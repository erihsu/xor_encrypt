==> flow/design.v <==
`timescale 1ns/1ps
module xor_golden(
        input logic clk,
        input logic valid_in,
        input logic [7:0] key,
        input logic [255:0] code,
        output logic [255:0] code_out,
        output logic         valid_out
);
    reg [255:0] code_out_w;
    assign code_out_w[7:0] = code[7:0]^key;
    genvar i;
    generate;
        for(i=1;i<256/8;i++) begin
            assign code_out_w[i*8+7:i*8] = code[i*8+7:i*8]^code_out_w[(i-1)*8+7:(i-1)*8];
        end
    endgenerate
    always_ff @(posedge clk) begin
        if(valid_in)
            code_out <= code_out_w;        
    end
    always_ff @(posedge clk) begin
        valid_out <= valid_in;
    end
endmodule
Reports on xor_golden
What the tools print for xor_golden, step after step.
Line numbers count from 1 in the design file above.
Operators: Yosys type, input widths -> output width; for muxes data width and select width s.
Cell names lack the library's common part.
{"block": "design", "top_module": "xor_golden", "clock_port": "clk", "library": "sky130hd", "lib_corner": "tt_025C_1v80"}

After elaboration
Yosys after proc, flatten, opt, wreduce and memory -nomap, before mapping. Enables and synchronous resets that opt folds into registers are not counted as muxes. Memory bits, and registers merged into a memory's read port (data or address), are not among the register bits. Print and check cells are not counted. Equal cells are merged and count once.
{"block": "word_totals", "regBits": 257, "input_bits": 266, "out_inout_bits": 257, "word_cells": 34}
{"block": "classes", "logic": 32}
{"block": "op_table", "op": "$xor 8x8->8", "n": 32}

Depth
Longest topological path by Yosys (ltp), each cell counted once; first at word level (registers and memories cut), then after technology mapping (sequential cells cut; the memories' decode and read muxes count).
{"block": "depth", "depth_word": 32, "abc_area": 0, "ltp_mapped": 7, "ltp_nobuf": 6}

Synthesis result
Yosys stat after the flow's synthesis: flattened, memories mapped to cells. It holds for the ABC_AREA given above (unset counts as 0); a run with the other value may have another netlist.
The area totals of this step are shown rounded.
{"block": "mapped", "stdcells": 737, "yosys_area_um2": 13030, "sequential_area_um2": 7707, "ff_cells": 257, "n_buf": 7}
{"block": "by_type", "cell": "edfxtp_1", "n": 256, "type_area_um2": 7.69E+03}
{"block": "by_type", "cell": "xnor2_1", "n": 231, "type_area_um2": 2023.19}
{"block": "by_type", "cell": "xor2_1", "n": 146, "type_area_um2": 1.28E+03}
{"block": "by_type", "cell": "xnor3_1", "n": 47, "type_area_um2": 1.06E+03}
{"block": "by_type", "cell": "xor3_1", "n": 19, "type_area_um2": 451.683}
{"block": "by_type", "cell": "xor3_2", "n": 7, "type_area_um2": 175.168}
{"block": "by_type", "cell": "xnor3_2", "n": 3, "type_area_um2": 71.318}
{"block": "by_type", "cell": "xnor2_2", "n": 4, "type_area_um2": 65.062}
{"block": "by_type", "cell": "xnor2_4", "n": 2, "type_area_um2": 55.053}
{"block": "by_type", "cell": "buf_4", "n": 4, "type_area_um2": 30.029}
{"block": "by_type", "cell": "inv_1", "n": 8, "type_area_um2": 30.029}
{"block": "by_type", "cell": "xor3_4", "n": 1, "type_area_um2": 27.526}
{"block": "by_type", "cell": "xnor3_4", "n": 1, "type_area_um2": 26.275}
{"block": "by_type", "cell": "dfxtp_1", "n": 1, "type_area_um2": 20.019}
{"block": "by_type", "cell": "inv_2", "n": 4, "type_area_um2": 15.014}
{"block": "by_type", "cell": "buf_2", "n": 2, "type_area_um2": 10.01}
{"block": "by_type", "cell": "clkbuf_1", "n": 1, "type_area_um2": 3.754}

Timing after synthesis
OpenSTA on the mapped netlist: ideal clock, no wires. The path of least setup slack (recovery checks aside). Input and output delay are each 20% of the period. Register names are those of the netlist, which keeps one name where synthesis merged equal registers.
{"block": "synth_path", "path_kind": "input to register", "start": "input key[5]", "end": "register code_out[189]", "clock_period_ns": 3.42, "input_delay_ns": 0.684, "setup_time_ns": 0.269, "t_first_pin_ns": 0.684, "arrival_time_ns": 2.886, "t_required_ns": 3.151, "path_slack_ns": 0.264, "path_delay_ns": 2.471, "stages": 5, "path_buffers": 0, "synth_period_reached_ns": 3.156}
"path_delay_ns" is the arrival time less input delay plus setup time.
"stages": output pins that drive a net of the path, with the launching flip-flop's if there is one; two outputs of one cell count as two.
"synth_period_reached_ns" is the clock period less the worst setup slack; recovery checks do not enter. This is arithmetic on one report: input and output delays are still those of the set period (20% each).
Between the ends stands the longest chain of elaborated cells between them, by number of cells; it is not shown to be the way that was timed. Of several equally long chains one is given.
A line is the first line of the expression or statement that the cell stems from. Yosys adds cells for indexed reads and writes and turns some case tables into memories.
{"block": "synth_via", "cell_sequence": "xor3_2 > xnor3_2 > xnor3_2 > xnor2_4 > xor3_1", "elab_chain_len": 24, "cells_between": 24, "lines_between": 2, "cone_classes": "logic (24)"}
{"block": "synth_lines", "element": "start: declaration", "line": 5, "rtl": "input logic [7:0] key,"}
{"block": "synth_lines", "element": "$xor 8x8->8", "line": 11, "rtl": "assign code_out_w[7:0] = code[7:0]^key;"}
{"block": "synth_lines", "element": "$xor 8x8->8 x23", "line": 15, "rtl": "assign code_out_w[i*8+7:i*8] = code[i*8+7:i*8]^code_out_w[(i-1)*8+7:(i-1)*8];"}
{"block": "synth_lines", "element": "end: assignment", "line": 20, "rtl": "code_out <= code_out_w;"}
{"block": "synth_lines", "element": "end: declaration", "line": 7, "rtl": "output logic [255:0] code_out,"}
Some nets on the timed path still bear RTL names; the line given drives or declares the net.
{"block": "synth_named_nets", "signal": "code_out_w[37]", "line": 15}

Ticket comment

xor_golden through Yosys and OpenROAD on sky130hd: 2 stored runs, unordered, with their settings. The constraints put input and output delay at 20% of the set period each and load the outputs with 0.01 pF.

{"run": "flow run A", "settings": { "period_ns": 3.91, "CORE_UTILIZATION": 69, "CAP_MARGIN": 20, "CORE_MARGIN": 2, "SLEW_MARGIN": 20 }, "outcome": "no final report: placement broke off with PPL-0024"}
{"run": "flow run B", "settings": { "period_ns": 2.5, "CORE_UTILIZATION": 44, "PLACE_DENSITY_LB_ADDON": 0.1, "HOLD_SLACK_MARGIN": -0.09, "CELL_PAD_IN_SITES_GLOBAL_PLACEMENT": 3, "CTS_CLUSTER_SIZE": 87, "CAP_MARGIN": 20, "CORE_MARGIN": 2, "SLEW_MARGIN": 20 }, "outcome": "no final report: placement broke off with FLW-0024"}
