==> flow/design.v <==
module layer12_xor_array(
    input logic [31:0] in,  
    output logic [31:0] out
);
logic [7:0] tmp1;
xor_gate u1_xor_gate (
    .A    (in[31:24]),
    .B    (in[23:16]),
    .Y    (tmp1)
);
xor_gate u2_xor_gate (
    .A    (in[15:8]),
    .B    (in[7:0]),
    .Y    (out[15:8])
);
xor_gate u3_xor_gate (
    .A    (tmp1),
    .B    (out[15:8]),
    .Y    (out[31:24])
);
xor_gate u4_xor_gate (
    .A    (in[23:16]),
    .B    (out[15:8]),
    .Y    (out[23:16])
);
assign out[7:0] = in[7:0];
endmodule
module layer3_xor_array(
    input logic [63:0] in,
    output logic [63:0] out
);
genvar i;
generate;
    for (i = 0;i<4;i++) begin
        xor_gate u_xor_gate ( .A(in[32+7+8*i:32+8*i]), .B(in[31:24]), .Y(out[32+7+8*i:32+8*i]));       
    end
endgenerate
assign out[31:0] = in[31:0];
endmodule
module layer4_xor_array(
    input logic [127:0] in,
    output logic [127:0] out
);
genvar i;
generate;
    for (i = 0;i<8;i++) begin
        xor_gate u_xor_gate ( .A(in[64+7+8*i:64+8*i]), .B(in[63:56]), .Y(out[64+7+8*i:64+8*i]));       
    end
endgenerate
assign out[63:0] = in[63:0];
endmodule
module layer5_xor_array(
    input logic [255:0] in,
    output logic [255:0] out
);
genvar i;
generate;
    for (i = 0;i<16;i++) begin
        xor_gate u_xor_gate ( .A(in[128+7+8*i:128+8*i]), .B(in[127:120]), .Y(out[128+7+8*i:128+8*i]));       
    end
endgenerate
assign out[127:0] = in[127:0];
endmodule
`timescale 1ns/1ps
module xor_encrypt(
        input logic clk,
        input logic valid_in,
        input logic [7:0] key,
        input logic [255:0] code,
        output logic [255:0] code_out,
        output logic valid_out 
);
logic [255:0] code_out_w;
wire [255:0] tmp1;
wire [255:0] tmp2;
wire [255:0] tmp3;
logic [7:0] xor_key;
xor_gate u_xor_gate ( .A(code[7:0]), .B(key), .Y(xor_key));
genvar i;
generate;
    for (i=0;i<8;i++) begin
        if (i==0) begin
            layer12_xor_array u_layer12_xor_array ( .in({code[31:8],xor_key}), .out(tmp1[31:0]));
        end
        else begin
            layer12_xor_array u_layer12_xor_array ( .in(code[31+32*i:32*i]), .out(tmp1[31+32*i:32*i]));
        end
    end
endgenerate
generate;
    for (i=0;i<4;i++) begin
        layer3_xor_array u_layer3_xor_array ( .in(tmp1[63+64*i:64*i]), .out(tmp2[63+64*i:64*i]));
    end
endgenerate
generate;
    for (i=0;i<2;i++) begin
        layer4_xor_array u_layer4_xor_array ( .in(tmp2[127+128*i:128*i]), .out(tmp3[127+128*i:128*i]));
    end
endgenerate
layer5_xor_array u_layer5_xor_array ( .in(tmp3), .out(code_out_w));
always_ff @(posedge clk) begin
    valid_out <= valid_in;
end
always_ff @(posedge clk) begin
    if (valid_in) code_out <= code_out_w;
end
endmodule
module xor_gate(
    input logic [7:0] A,
    input logic [7:0] B,
    output logic [7:0] Y
);
    assign Y = A^B;
endmodule
Reports on xor_encrypt
Tool output for the design above, in the order of the flow.
Lines are those of the file above, counted from 1.
Library cell names are shortened.
{"block": "inputs", "top_module": "xor_encrypt", "clk_port": "clk", "cell_library": "sky130hd", "lib_corner": "tt_025C_1v80"}

Elaborated design
Yosys after proc, flatten, opt, wreduce and memory -nomap, before mapping. Enables and synchronous resets that opt folds into registers are not counted as muxes. Memory bits, and registers merged into a memory's read port (data or address), are not among the register bits. Print and check cells are not counted. Equal cells are merged and count once.
{"block": "classes", "cmp": 0, "n_logic": 81, "n_eq": 0, "n_reduce_logical": 0, "add_sub_neg": 0, "n_div": 0, "muxes": 0, "multipliers": 0, "n_shift": 0}
{"block": "ops", "cell": "XOR 8 bit", "count": 81}
{"block": "bits", "inputBits": 266, "ff_bits": 257, "ramBits": 0, "word_cells": 83, "rom_bits": 0, "clocked_rd_ports_x_width": 0, "memories": 0, "latchBits": 0}

Logic depth
Longest topological path by Yosys (ltp), each cell counted once; first at word level (registers and memories cut), then after technology mapping (sequential cells cut; the memories' decode and read muxes count).
{"block": "logic_depth", "word_depth": 6, "ABC_AREA": 0, "ltp_mapped": 6, "mapped_depth_nobuf": 6}

Netlist
The flow's flattened synthesis, as Yosys stat reports it; memories are mapped. The netlist is that of the ABC_AREA named above (0 if unset); the other value can give another one.
{"block": "mapped", "flip_flops": 257, "stdcells": 741, "mapped_area_um2": 12756.0}
{"block": "by_type", "cell_type": "edfxtp_1", "count": 256, "area_total_um2": 7.69E+03}
{"block": "by_type", "cell_type": "xnor2_1", "count": 241, "area_total_um2": 2.11E+03}
{"block": "by_type", "cell_type": "xor2_1", "count": 149, "area_total_um2": 1.31E+03}
{"block": "by_type", "cell_type": "xnor3_1", "count": 42, "area_total_um2": 945.907}
{"block": "by_type", "cell_type": "xor3_1", "count": 12, "area_total_um2": 285.274}
{"block": "by_type", "cell_type": "xnor3_2", "count": 6, "area_total_um2": 142.637}
{"block": "by_type", "cell_type": "inv_1", "count": 22, "area_total_um2": 82.579}
{"block": "by_type", "cell_type": "xnor2_2", "count": 4, "area_total_um2": 65.062}
{"block": "by_type", "cell_type": "xnor3_4", "count": 2, "area_total_um2": 52.55}
{"block": "by_type", "cell_type": "xor3_2", "count": 1, "area_total_um2": 25.024}
{"block": "by_type", "cell_type": "dfxtp_1", "count": 1, "area_total_um2": 20.019}
{"block": "by_type", "cell_type": "buf_2", "count": 3, "area_total_um2": 15.014}
{"block": "by_type", "cell_type": "buf_6", "count": 1, "area_total_um2": 11.261}
{"block": "by_type", "cell_type": "buf_4", "count": 1, "area_total_um2": 7.507}
The figures by module come from a second, unflattened synthesis with its own total; it is not the netlist above.
{"block": "hier_totals", "hier_cells": 1353, "area_unflattened_um2": 16746.1}
Each row is one instance without its submodules.
{"block": "modules", "mod": "xor_encrypt", "instances": 1, "cells": 257, "area_um2": 7707.4}
{"block": "modules", "mod": "xor_gate", "instances": 81, "cells": 8, "area_um2": 70.1}
{"block": "modules", "mod": "layer3_xor_array", "instances": 4, "cells": 32, "area_um2": 240.2}
{"block": "modules", "mod": "layer4_xor_array", "instances": 2, "cells": 64, "area_um2": 480.5}
{"block": "modules", "mod": "layer5_xor_array", "instances": 1, "cells": 128, "area_um2": 960.9}
{"block": "modules", "mod": "layer12_xor_array", "instances": 8, "cells": 8, "area_um2": 60.1}

Timing after synthesis
Source: OpenSTA report_checks on the synthesized netlist (no wires, ideal clock, input and output delay 20% of the period each), path of least setup slack; recovery checks are left aside. Register names are those of the netlist, which keeps one name where synthesis merged equal registers.
{"block": "synth_path", "path_type": "input to register", "startpoint": "input port key[4]", "endpoint": "register code_out[252]", "tclk_ns": 5.61, "path_slack_ns": 2.007, "launch_ns": 1.122, "arrival_time_ns": 3.335, "driving_pins": 6, "required_ns": 5.342, "delay_ns": 2.481, "period_less_setup_slack_ns": 3.603}
"delay_ns" = arrival - input delay + setup time.
"driving_pins" counts driving pins, that of a launching flip-flop among them; a cell with two outputs on the path counts twice.
"period_less_setup_slack_ns" = period - worst setup slack (recovery checks aside). The figure is calculated, with input and output delays left at 20% of the set period.
Between the ends stands the longest chain of elaborated cells between them, by number of cells; it is not shown to be the way that was timed. Of several equally long chains one is given.
A line is the first line of the expression or statement that the cell stems from. Yosys adds cells for indexed reads and writes and turns some case tables into memories.
{"block": "synth_via", "path_cell_list": "xnor3_2 > xnor3_2 > xnor3_2 > xnor3_1 > buf_6 > xnor3_1", "elab_chain_cells": 6, "cone_cells": 6, "lines_between": 1}
{"block": "synth_lines", "item": "from (decl)", "line": 68, "text": "input logic [7:0] key,"}
{"block": "synth_lines", "item": "XOR 8 bit (6 in a row)", "line": 113, "text": "assign Y = A^B;"}
{"block": "synth_lines", "item": "to (assign)", "line": 105, "text": "if (valid_in) code_out <= code_out_w;"}
{"block": "synth_lines", "item": "to (decl)", "line": 70, "text": "output logic [255:0] code_out,"}
Some nets on the timed path still bear RTL names; the line given drives or declares the net.
{"block": "synth_named_nets", "net": "code_out_w[36]", "line": 113}

Timing after layout
From the final timing report of stored run 1: the path of least setup slack in the routed layout; clock arrival at registers is part of the times.
{"block": "layout_path", "path_type": "input to register", "startpoint": "input port key[4]", "endpoint": "register code_out[252]", "arrival_time_ns": 4.38, "tclk_ns": 6.51, "launch_ns": 1.30, "driving_pins": 6, "path_slack_ns": 2.41, "required_ns": 6.80}
Between the ends stands the longest chain of elaborated cells between them, by number of cells; it is not shown to be the way that was timed. Of several equally long chains one is given.
{"block": "layout_via", "path_cell_list": "clkdlybuf4s50_1 > xnor3_2 > xnor3_2 > xnor3_2 > xnor3_1 > xnor3_1", "elab_chain_cells": 6, "cone_cells": 6, "lines_between": 1}
{"block": "layout_lines", "item": "from (decl)", "line": 68, "text": "input logic [7:0] key,"}
{"block": "layout_lines", "item": "XOR 8 bit (6 in a row)", "line": 113, "text": "assign Y = A^B;"}
{"block": "layout_lines", "item": "to (assign)", "line": 105, "text": "if (valid_in) code_out <= code_out_w;"}
{"block": "layout_lines", "item": "to (decl)", "line": 70, "text": "output logic [255:0] code_out,"}
Some nets on the timed path still bear RTL names; the line given drives or declares the net.
{"block": "layout_named_nets", "net": "code_out_w[36]", "line": 113}

==> runs of xor_encrypt <==
Below are 2 stored runs of the flow (Yosys, OpenROAD; platform sky130hd) on xor_encrypt, each with its settings and what was measured, unordered. Constraints: input delay and output delay 20% of the set period each, output load 0.01 pF.
"achieved_clock_period_ns" = clock period - worst setup slack. The figure is calculated, with input and output delays left at 20% of the set period.
"timing.worst_path_ns" is the time allowed to the run's worst setup path (the clock period less input and output delay, where it has them) less its slack. Clock arrival times count: a late capture clock shortens it, a late launch clock lengthens it.
"power_mw": no workload was simulated; the value follows from the tool's default switching activity.

{"run": "stored run 1", "settings": { "period_ns": 6.51, "CAP_MARGIN": 20, "CORE_MARGIN": 2, "CORE_UTILIZATION": 40, "SLEW_MARGIN": 20 }, "results": { "finish.utilization_frac": 0.618, "timing.worst_path_ns": 2.80, "worst_path_kind": "input to register", "synthesis_area_um2": 12756.0, "power_mw": 9.038, "design_die_area_um2": 33333.6, "ws_setup_ns": 2.411, "achieved_clock_period_ns": 4.099 }}
{"run": "stored run 2", "settings": { "period_ns": 5.71, "CORE_UTILIZATION": 45, "SETUP_SLACK_MARGIN": 0.79, "PLACE_DENSITY_LB_ADDON": 0.06, "CORE_ASPECT_RATIO": 0.93, "CELL_PAD_IN_SITES_GLOBAL_PLACEMENT": 3, "GPL_ROUTABILITY_DRIVEN": 0, "CTS_CLUSTER_SIZE": 21, "CTS_CLUSTER_DIAMETER": 343, "CAP_MARGIN": 10, "SLEW_MARGIN": 5, "MIN_ROUTING_LAYER": "met1", "CORE_MARGIN": 2 }, "outcome": "incomplete, placement halted on FLW-0024"}
